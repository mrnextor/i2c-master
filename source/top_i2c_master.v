==> flow/design.v <==
module i2c_clk_div
    #(parameter FPGA_CLK = 50_000_000,  
      parameter I2C_CLK  = 100_000)     
    (CLK, RST_n, 
     O_SCL, O_RS_PR_SCL, O_FL_PR_SCL);
    localparam DIV_CLK     = (FPGA_CLK / I2C_CLK);  
    localparam DIV_CLK_1_4 = DIV_CLK / 4;           
    localparam DIV_WIDTH   = $clog2(DIV_CLK);       
    input wire          CLK;                        
    input wire          RST_n;                      
    output reg          O_SCL;                      
    output reg          O_RS_PR_SCL;                
    output reg          O_FL_PR_SCL;                
    reg [DIV_WIDTH-1:0] cnt_clk;                    
    reg [DIV_WIDTH-1:0] nx_cnt_clk;                 
    wire                nx_o_scl;                   
    wire                nx_o_rs_pr_scl;             
    wire                nx_o_fl_pr_scl;             
    assign nx_o_rs_pr_scl = (cnt_clk == DIV_CLK_1_4 - 1'b1) ? 1'b1 : 1'b0;
    assign nx_o_fl_pr_scl = (cnt_clk == DIV_CLK_1_4 * 3 - 1'b1) ? 1'b1 : 1'b0;
    assign nx_o_scl       = ((cnt_clk >= DIV_CLK_1_4 * 2 - 1'b1) && (cnt_clk < DIV_CLK - 1'b1)) ? 1'b1 : 1'b0;   
    always @(posedge CLK or negedge RST_n) begin
      if (!RST_n)
        begin
          cnt_clk     <= {DIV_WIDTH{1'b0}};
          O_SCL       <= 1'b0;
          O_RS_PR_SCL <= 1'b0;
          O_FL_PR_SCL <= 1'b0;
        end
      else
        begin
          if (cnt_clk == DIV_CLK - 1'b1)
            cnt_clk   <= {DIV_WIDTH{1'b0}};
          else 
            cnt_clk   <= cnt_clk + 1'b1; 
          O_SCL       <= nx_o_scl;
          O_RS_PR_SCL <= nx_o_rs_pr_scl;
          O_FL_PR_SCL <= nx_o_fl_pr_scl;
        end
    end
endmodule
module i2c_fsm
    #(parameter ADDR_SZ = 7,            
      parameter COMM_SZ = ADDR_SZ + 1,  
      parameter DATA_SZ = 8)            
    (CLK, RST_n, I_SCL, I_RS_PR_SCL, I_FL_PR_SCL, I_EN, I_ADDR, I_RW, I_DATA_WR, I_SDA, 
     O_DATA_RD, O_ACK_FL, O_BUSY, 
     O_SCL, O_SDA);
    localparam CNT_BIT_COMM_SZ = $clog2(COMM_SZ);  
    localparam CNT_BIT_DATA_SZ = $clog2(DATA_SZ);  
    localparam ST_SZ    = 9;  
    (* syn_encoding = "one-hot" *) reg [ST_SZ-1:0] st;  
    localparam IDLE     = 0;  
    localparam START    = 1;  
    localparam COMM_SLV = 2;  
    localparam ACK_COMM = 3;  
    localparam WR       = 4;  
    localparam ACK_DATA = 5;  
    localparam RD       = 6;  
    localparam MSTR_ACK = 7;  
    localparam STOP     = 8;  
    input wire               CLK;          
    input wire               RST_n;        
    input wire               I_SCL;        
    input wire               I_RS_PR_SCL;  
    input wire               I_FL_PR_SCL;  
    input wire               I_EN;         
    input wire [ADDR_SZ-1:0] I_ADDR;       
    input wire               I_RW;         
    input wire [DATA_SZ-1:0] I_DATA_WR;    
    input wire               I_SDA;        
    output reg [DATA_SZ-1:0] O_DATA_RD;  
    output reg               O_ACK_FL;   
    output reg               O_BUSY;     
    output reg               O_SCL;      
    output reg               O_SDA;      
    reg [ST_SZ-1:0]           nx_st;            
    reg [COMM_SZ-1:0]         comm_slv;         
    reg [COMM_SZ-1:0]         nx_comm_slv;      
    reg [COMM_SZ-1:0]         sh_reg;           
    reg [COMM_SZ-1:0]         nx_sh_reg;        
    reg [DATA_SZ-1:0]         data_wr;          
    reg [DATA_SZ-1:0]         nx_data_wr;       
    reg                       data_o_sda;       
    reg                       nx_data_o_sda;    
    wire                      nx_o_scl;         
    reg [CNT_BIT_COMM_SZ-1:0] cnt_bit_comm;     
    reg [CNT_BIT_COMM_SZ-1:0] nx_cnt_bit_comm;  
    reg [CNT_BIT_DATA_SZ-1:0] cnt_bit_data;     
    reg [CNT_BIT_DATA_SZ-1:0] nx_cnt_bit_data;  
    reg                       en_o_scl;         
    reg                       nx_en_o_scl;      
    reg [DATA_SZ-1:0]         nx_o_data_rd;     
    reg [DATA_SZ-1:0]         buff_rd;          
    reg [DATA_SZ-1:0]         nx_buff_rd;       
    reg                       nx_o_ack_fl;      
    reg                       nx_o_busy;        
    assign nx_o_scl = (en_o_scl) ? I_SCL : 1'b1;
    always @(*) begin
      nx_st = st;
      nx_data_o_sda = O_SDA;
      nx_o_busy = O_BUSY;
      nx_o_ack_fl = O_ACK_FL;
      nx_o_data_rd = O_DATA_RD;
      nx_comm_slv = comm_slv;
      nx_sh_reg = sh_reg;
      nx_data_wr = data_wr;  
      nx_cnt_bit_comm = cnt_bit_comm;
      nx_cnt_bit_data = cnt_bit_data;         
      nx_en_o_scl = en_o_scl;
      nx_buff_rd = buff_rd;   
      begin
        case (st)    
            IDLE     : begin
                         if (I_RS_PR_SCL)
                           begin
                             nx_o_busy = 1'b0;
                             nx_cnt_bit_comm = COMM_SZ - 1'b1;
                             nx_cnt_bit_data = DATA_SZ - 1'b1;
                             if (I_EN)
                               begin
                                 nx_o_busy = 1'b1;
                                 nx_o_ack_fl = 1'b0;
                                 nx_comm_slv = {I_ADDR, I_RW};
                                 nx_sh_reg = {I_ADDR, I_RW};
                                 nx_data_wr = I_DATA_WR;
                                 nx_st = START;
                              end
                           end
                       end
            START    : begin   
                         if (I_RS_PR_SCL)
                           begin
                             nx_o_busy = 1'b1;
                             nx_data_o_sda = sh_reg[COMM_SZ-1];
                             nx_sh_reg = {sh_reg[COMM_SZ-2:0], 1'b0};
                             nx_st = COMM_SLV;
                           end
                         if (I_FL_PR_SCL)
                           begin
                             nx_data_o_sda = 1'b0;
                             nx_en_o_scl = 1'b1;                                
                           end
                       end
            COMM_SLV : begin  
                         if (I_RS_PR_SCL)
                           begin
                             nx_data_o_sda = sh_reg[COMM_SZ-1];
                             nx_sh_reg = {sh_reg[COMM_SZ-2:0], 1'b0};
                             nx_cnt_bit_comm = cnt_bit_comm - 1'b1;
                             if (&(!cnt_bit_comm))
                               begin
                                 nx_cnt_bit_comm = COMM_SZ - 1'b1;
                                 nx_data_o_sda = 1'b1;                        
                                 nx_st = ACK_COMM;
                               end
                           end
                       end
            ACK_COMM : begin
                         if (I_RS_PR_SCL)
                           begin
                             if (!comm_slv[0])
                               begin
                                 nx_data_o_sda = data_wr[DATA_SZ-1];
                                 nx_data_wr = {data_wr[DATA_SZ-2:0], 1'b0};
                                 nx_st = WR;
                               end
                             else
                               begin
                                 nx_data_o_sda = 1'b1;
                                 nx_st = RD;
                               end   
                           end
                         if (I_FL_PR_SCL)
                           begin
                             if(I_SDA) 
                               nx_o_ack_fl = 1'b1;
                             else
                               nx_o_ack_fl = 1'b0;                                
                           end
                       end
            WR       : begin
                         if (I_RS_PR_SCL)
                           begin
                             nx_o_busy = 1'b1;                    
                             nx_cnt_bit_data = cnt_bit_data - 1'b1;
                             nx_data_wr = {data_wr[DATA_SZ-2:0], 1'b0};
                             nx_data_o_sda = data_wr[DATA_SZ-1];
                             if (&(!cnt_bit_data))
                               begin
                                 nx_cnt_bit_data = DATA_SZ - 1'b1;
                                 nx_data_o_sda = 1'b1;                        
                                 nx_st = ACK_DATA;
                               end
                           end
                       end
            ACK_DATA : begin
                         if (I_RS_PR_SCL)
                           begin
                             if (I_EN)
                               begin
                                 nx_o_busy = 1'b0;
                                 nx_comm_slv = {I_ADDR, I_RW};
                                 nx_sh_reg = {I_ADDR, I_RW};
                                 if (comm_slv == {I_ADDR, I_RW})
                                   begin
                                     nx_data_o_sda = I_DATA_WR[DATA_SZ-1];
                                     nx_data_wr = {I_DATA_WR[DATA_SZ-2:0], 1'b0};
                                     nx_st = WR;   
                                   end
                                 else
                                   begin
                                     nx_data_o_sda = 1'b0;                                               
                                     nx_data_wr = I_DATA_WR;
                                     nx_st = STOP;
                                   end  
                               end
                             else
                               begin
                                 nx_data_o_sda = 1'b0;                   
                                 nx_st = STOP;
                               end
                           end
                         if (I_FL_PR_SCL)
                           begin
                             if(I_SDA) 
                               nx_o_ack_fl = 1'b1;
                             else
                               nx_o_ack_fl = 1'b0;                                   
                           end
                       end
            STOP     : begin
                         if (I_RS_PR_SCL)
                           begin
                             if (I_EN)
                               begin
                                 nx_o_busy = 1'b1;
                                 nx_st = START;
                               end
                             else
                               begin  
                                 nx_o_busy = 1'b0;
                                 nx_st = IDLE;
                               end
                           end
                         if (I_FL_PR_SCL)
                           begin
                             nx_data_o_sda = 1'b1;
                             nx_en_o_scl = 1'b0;                               
                           end
                       end
            RD       : begin
                         if (I_RS_PR_SCL)
                           begin
                             nx_o_busy = 1'b1;
                             nx_cnt_bit_data = cnt_bit_data - 1'b1;
                             if (&(!cnt_bit_data))
                               begin
                                 nx_cnt_bit_data = DATA_SZ - 1'b1;
                                 nx_o_data_rd = buff_rd;
                                 nx_st = MSTR_ACK;
                                 if (I_EN && (comm_slv == {I_ADDR, I_RW}))
                                   nx_data_o_sda = 1'b0;
                                 else 
                                   nx_data_o_sda = 1'b1;                    
                               end
                          end
                         if (I_FL_PR_SCL)
                           begin
                             nx_buff_rd = {buff_rd[DATA_SZ-2:0], I_SDA};                               
                           end
                       end                          
            MSTR_ACK : begin
                         if (I_RS_PR_SCL)
                           begin
                             if (I_EN)
                               begin
                                 nx_o_busy = 1'b0;
                                 nx_comm_slv = {I_ADDR, I_RW};
                                 nx_data_wr = I_DATA_WR;
                                 nx_sh_reg = {I_ADDR, I_RW};
                                 if (comm_slv == {I_ADDR, I_RW})
                                   begin
                                     nx_data_o_sda = 1'b1;
                                     nx_st = RD;
                                   end
                                 else
                                   begin 
                                     nx_data_o_sda = 1'b0;
                                     nx_st = STOP;
                                   end         
                               end
                             else
                               begin
                                 nx_data_o_sda = 1'b0;
                                 nx_st = STOP;
                               end  
                           end
                       end
            default  : begin
                         nx_st = IDLE;
                         nx_data_o_sda = 1'b1;
                         nx_o_busy = 1'b0;
                         nx_o_ack_fl = 1'b0;
                         nx_comm_slv = {COMM_SZ{1'b0}};
                         nx_sh_reg = {COMM_SZ{1'b0}};
                         nx_data_wr = {DATA_SZ{1'b0}};
                         nx_cnt_bit_comm = COMM_SZ - 1'b1;
                         nx_cnt_bit_data = DATA_SZ - 1'b1;
                         nx_en_o_scl = 1'b0;
                       end 
        endcase
      end
    end
    always @(posedge CLK or negedge RST_n) begin
      if (!RST_n) 
        begin
          st       <= IDLE;
          O_SDA    <= 1'b1;
          O_BUSY   <= 1'b0;			 
          en_o_scl <= 1'b0;
        end
      else 
        begin
          st       <= nx_st;
          O_SDA    <= nx_data_o_sda; 
          O_BUSY   <= nx_o_busy;          
          en_o_scl <= nx_en_o_scl;
        end
    end
    always @(posedge CLK) begin
      O_SCL        <= nx_o_scl;   
      O_ACK_FL     <= nx_o_ack_fl;
      O_DATA_RD    <= nx_o_data_rd;
      comm_slv     <= nx_comm_slv;
      sh_reg       <= nx_sh_reg;
      data_wr      <= nx_data_wr;
      cnt_bit_comm <= nx_cnt_bit_comm;
      cnt_bit_data <= nx_cnt_bit_data;
      buff_rd      <= nx_buff_rd;
    end
endmodule           
module top_i2c_master
    #(parameter FPGA_CLK = 50_000_000,   
      parameter I2C_CLK  = 400_000,      
      parameter ADDR_SZ  = 7,            
      parameter COMM_SZ  = ADDR_SZ + 1,  
      parameter DATA_SZ  = 8)            
    (CLK, RST_n, I_EN, I_ADDR, I_RW, I_DATA_WR, 
     O_DATA_RD, O_ACK_FL, O_BUSY, 
     IO_SCL, IO_SDA);
    input wire                CLK;        
    input wire                RST_n;      
    input wire                I_EN;       
    input wire [ADDR_SZ-1:0]  I_ADDR;     
    input wire                I_RW;       
    input wire [DATA_SZ-1:0]  I_DATA_WR;  
    output wire [DATA_SZ-1:0] O_DATA_RD;  
    output wire               O_ACK_FL;   
    output wire               O_BUSY;     
    inout wire IO_SCL;  
    inout wire IO_SDA;  
    wire scl;        
    wire rs_pr_scl;  
    wire fl_pr_scl;  
    wire sda_out;    
    wire scl_out;    
    wire sda;        
    i2c_clk_div 
        #(
         .FPGA_CLK(FPGA_CLK),
         .I2C_CLK(I2C_CLK)
        )
    i2c_clk_div
        (
         .CLK(CLK),
         .RST_n(RST_n),
         .O_SCL(scl),
         .O_RS_PR_SCL(rs_pr_scl),
         .O_FL_PR_SCL(fl_pr_scl)
        );   
    i2c_fsm 
        #(
         .ADDR_SZ(ADDR_SZ),
         .COMM_SZ(COMM_SZ),
         .DATA_SZ(DATA_SZ)
        )
    i2c_fsm
        (
         .CLK(CLK),
         .RST_n(RST_n),
         .I_SCL(scl),
         .I_RS_PR_SCL(rs_pr_scl),
         .I_FL_PR_SCL(fl_pr_scl),
         .I_EN(I_EN),
         .I_ADDR(I_ADDR),
         .I_RW(I_RW),
         .I_DATA_WR(I_DATA_WR),
         .I_SDA(sda),
         .O_DATA_RD(O_DATA_RD),
         .O_ACK_FL(O_ACK_FL),
         .O_BUSY(O_BUSY),
         .O_SCL(scl_out),
         .O_SDA(sda_out)
        );
    assign sda    = IO_SDA;
    assign IO_SDA = sda_out ? 1'bz : 1'b0;
    assign IO_SCL = scl_out ? 1'bz : 1'b0;  
endmodule
# From RTL to reports: top_i2c_master
# What the tools print for top_i2c_master, step after step.
# Line numbers count from 1 in the design file above.
# Operators carry their Yosys type and port widths (W data, S select, Z words).
# Library cell names are shortened.
# The mark - stands for no value.
dict set report setup {
  top_module {top_i2c_master}
  clock {CLK}
  lib {sky130hd}
  corner {tt_025C_1v80}
}

# Word-level counts
# Counts by Yosys on the flattened word-level netlist (proc, flatten, opt, wreduce; memories kept). Register bits leave out memories and registers merged into their read ports (data or address). Print and check cells are left out.
dict set report classes {
  div 0
  n_shift 0
  bitwise 9
  add_sub_neg 3
  reduce_and_logical 33
  muxes 77
  compare 2
  equal 41
  n_mul 0
}
# operator count
set ops {}
lappend ops {{$mux W9} 15}
lappend ops {{$mux W8} 11}
lappend ops {{$pmux W9 S9} 1}
lappend ops {{$pmux W8 S5} 1}
lappend ops {{$eq A9 B3 Y1 const B} 4}
lappend ops {{$mux W1} 32}
lappend ops {{$ne A2 B1 Y1 const B} 14}
lappend ops {{$ne A2 B2 Y1 const B} 14}
lappend ops {{$pmux W8 S3} 1}
lappend ops {{$reduce_or A6 Y1} 3}
lappend ops {{$eq A9 B2 Y1 const B} 2}
lappend ops {{$pmux W3 S3} 2}
lappend ops {{$pmux W8 S2} 1}
lappend ops {{$reduce_and A3 Y1} 5}
lappend ops {{$mux W3} 5}
lappend ops {{$reduce_or A2 Y1} 7}
lappend ops {{$eq A7 B7 Y1 const B} 2}
lappend ops {{$reduce_or A7 Y1} 2}
lappend ops {{$reduce_and A13 Y1} 1}
lappend ops {{$reduce_and A10 Y1} 1}
lappend ops {{$not A1 Y1} 9}
lappend ops {{$eq A9 B1 Y1 const B} 1}
lappend ops {{$eq A9 B4 Y1 const B} 1}
lappend ops {{$logic_not A9 Y1} 1}
lappend ops {{$pmux W1 S9} 1}
lappend ops {{$reduce_and A4 Y1} 2}
lappend ops {{$reduce_or A4 Y1} 2}
lappend ops {{$eq A8 B8 Y1} 1}
# Not listed: further kinds 17, cells in them 23.
dict set report word_totals {
  clocked_rd_ports_x_width 0
  ramBits 0
  input_bits 19
  romBits 0
  register_bits 70
  output_inout_bits 12
  elab_cells 182
  mem_count 0
  latchBits 0
}

# Depth
# Depth = most cells in a row (Yosys ltp): at word level without a register or memory, in the mapped netlist without a sequential cell, where the memories' decode and read muxes count.
dict set report logic_depth {
  depth_word 6
  abc_area 1
  mapped_depth 9
  mapped_depth_nobuf 9
}

# Netlist
# The flow's flattened synthesis, as Yosys stat reports it; memories are mapped. The netlist is that of the ABC_AREA named above (0 if unset); the other value can give another one.
dict set report mapped {
  buf_cells 12
  yosys_area_um2 1741.7
  mapped_cells 197
  seqArea_um2 872.1
  flip_flops 32
}
# type count type_area_um2
set types {}
lappend types {dfrtp_1 17 425.408}
lappend types {edfxtp_1 14 420.403}
lappend types {nand2_1 44 165.158}
lappend types {nor2_1 27 101.347}
lappend types {inv_1 26 97.594}
lappend types {ha_1 7 87.584}
lappend types {buf_4 11 82.579}
lappend types {nand3_1 7 35.034}
lappend types {xnor2_1 4 35.034}
lappend types {dfstp_2 1 26.275}
lappend types {nor4_2 2 25.024}
lappend types {a21oi_1 4 20.019}
lappend types {nor3_2 2 20.019}
lappend types {nand4_1 3 18.768}
lappend types {a32oi_1 2 17.517}
lappend types {nor3_4 1 16.266}
lappend types {inv_2 4 15.014}
lappend types {nor3b_1 2 15.014}
# Other cell types: 14; their cells: 19.

# Path before layout
# Source: OpenSTA report_checks on the synthesized netlist (no wires, ideal clock, input and output delay 20% of the period each), path of least setup slack; recovery checks are left aside. Register names are those of the netlist, which keeps one name where synthesis merged equal registers.
dict set report synth_timing {
  kind {reg-to-reg}
  from {register i2c_fsm.st}
  to {register i2c_fsm.comm_slv[0]}
  stages 4
  setup_ps 380
  path_buffers 0
  t_first_pin_ps 0
  tclk_ps 2360
  delay_ps 1680
  slack_ps 680
  required_ps 1980
  arrival_ps 1300
  synth_period_reached_ps 1680
}
# "delay_ps" = arrival - input delay + setup time.
# "stages": output pins that drive a net of the path, with the launching flip-flop's if there is one; two outputs of one cell count as two.
# "synth_period_reached_ps" is the clock period less the worst setup slack; recovery checks do not enter. This is arithmetic on one report: input and output delays are still those of the set period (20% each).
# Where an end lacks its bit number, it is one bit of the signal, or one of the new flip-flops if synthesis recoded a state register.
dict set report synth_via {
  cell_sequence {dfrtp_1 nor3_2 nand2_1 nor4_2}
}
# element line
set synth_lines {}
lappend synth_lines {{from (decl)} 52} ;# (* syn_encoding = "one-hot" *) reg [ST_SZ-1:0] st;
lappend synth_lines {{from (assign)} 318} ;# st       <= IDLE;
lappend synth_lines {{from (assign)} 325} ;# st       <= nx_st;
lappend synth_lines {{to (assign)} 335} ;# comm_slv     <= nx_comm_slv;
lappend synth_lines {{to (decl)} 78} ;# reg [COMM_SZ-1:0]         comm_slv;
# Chain of elaborated cells between the ends: none given.

# Path in the finished layout
# Path of least setup slack in the final report of run 1 (OpenROAD, finished layout, wires in). Where an end is a register, its clock arrival counts in the times.
# The path's times are printed in steps of 10 ps; the period is the one set.
dict set report layout_timing {
  kind {reg-to-reg}
  from {register i2c_fsm.st}
  to {register i2c_fsm.comm_slv[0]}
  path_buffers 1
  required_ps 1880
  arrival_ps 1550
  stages 5
  slack_ps 330
  t_first_pin_ps 270
  tclk_ps 1900
  setup_ps 290
}
# Where an end lacks its bit number, it is one bit of the signal, or one of the new flip-flops if synthesis recoded a state register.
dict set report layout_via {
  cell_sequence {dfrtp_1 nor3_2 nand2_1 nor4_2 buf_4}
}
# element line
set layout_lines {}
lappend layout_lines {{from (decl)} 52} ;# (* syn_encoding = "one-hot" *) reg [ST_SZ-1:0] st;
lappend layout_lines {{from (assign)} 318} ;# st       <= IDLE;
lappend layout_lines {{from (assign)} 325} ;# st       <= nx_st;
lappend layout_lines {{to (assign)} 335} ;# comm_slv     <= nx_comm_slv;
lappend layout_lines {{to (decl)} 78} ;# reg [COMM_SZ-1:0]         comm_slv;
# Chain of elaborated cells between the ends: none given.

# top_i2c_master through Yosys and OpenROAD on sky130hd: 2 stored runs, unordered, with their settings and measured results. The constraints put input and output delay at 20% of the set period each and load the outputs with 0.01 pF.
# "timing.achieved_period_ps" means the clock period less the worst setup slack. The figure is calculated, with input and output delays left at 20% of the set period.
# "critical_path_time_ps" means the part of the period allowed to the worst setup path (the constraints hold back 20% at inputs and 20% at outputs) less its slack; where the path has registers, the arrival times of their clocks count too.
# By "power_total_mw" is meant OpenSTA's value without simulated activity: inputs other than the clock are taken to toggle once in ten clock periods, and the tool carries that through the logic.
# "critical_path_time_ps" is known to 10 ps.
run="run 1" settings period_ns=1.9 CORE_UTILIZATION=25 CORE_MARGIN=6 CELL_PAD_IN_SITES_DETAIL_PLACEMENT=0 TNS_END_PERCENT=50 ABC_AREA=1 CTS_CLUSTER_SIZE=22 CTS_CLUSTER_DIAMETER=164 SLEW_MARGIN=10 MIN_ROUTING_LAYER="met1" MAX_ROUTING_LAYER="met4" CAP_MARGIN=20
run="run 1" results timing.achieved_period_ps=1567 critical_path_time_ps=1570 critical_path_kind="reg-to-reg" finalUtil_pct=31.0 setup_ws_ps=333 cell_area_final_um2=2025.7 yosys_chip_area_um2=1741.7 design_die_area_um2=9113.6 power_total_mw=1.323
run="run 2" settings period_ns=2.34 CORE_UTILIZATION=58 SETUP_SLACK_MARGIN=0.64 PLACE_DENSITY_LB_ADDON=0.19 HOLD_SLACK_MARGIN=0.06 CTS_CLUSTER_DIAMETER=94 MAX_ROUTING_LAYER="met4" CAP_MARGIN=20 CORE_MARGIN=2 SLEW_MARGIN=20
run="run 2" results timing.achieved_period_ps=1571 critical_path_time_ps=1570 critical_path_kind="reg-to-reg" finalUtil_pct=69.8 setup_ws_ps=769 cell_area_final_um2=1940.6 yosys_chip_area_um2=1701.6 design_die_area_um2=3383.2 power_total_mw=1.085
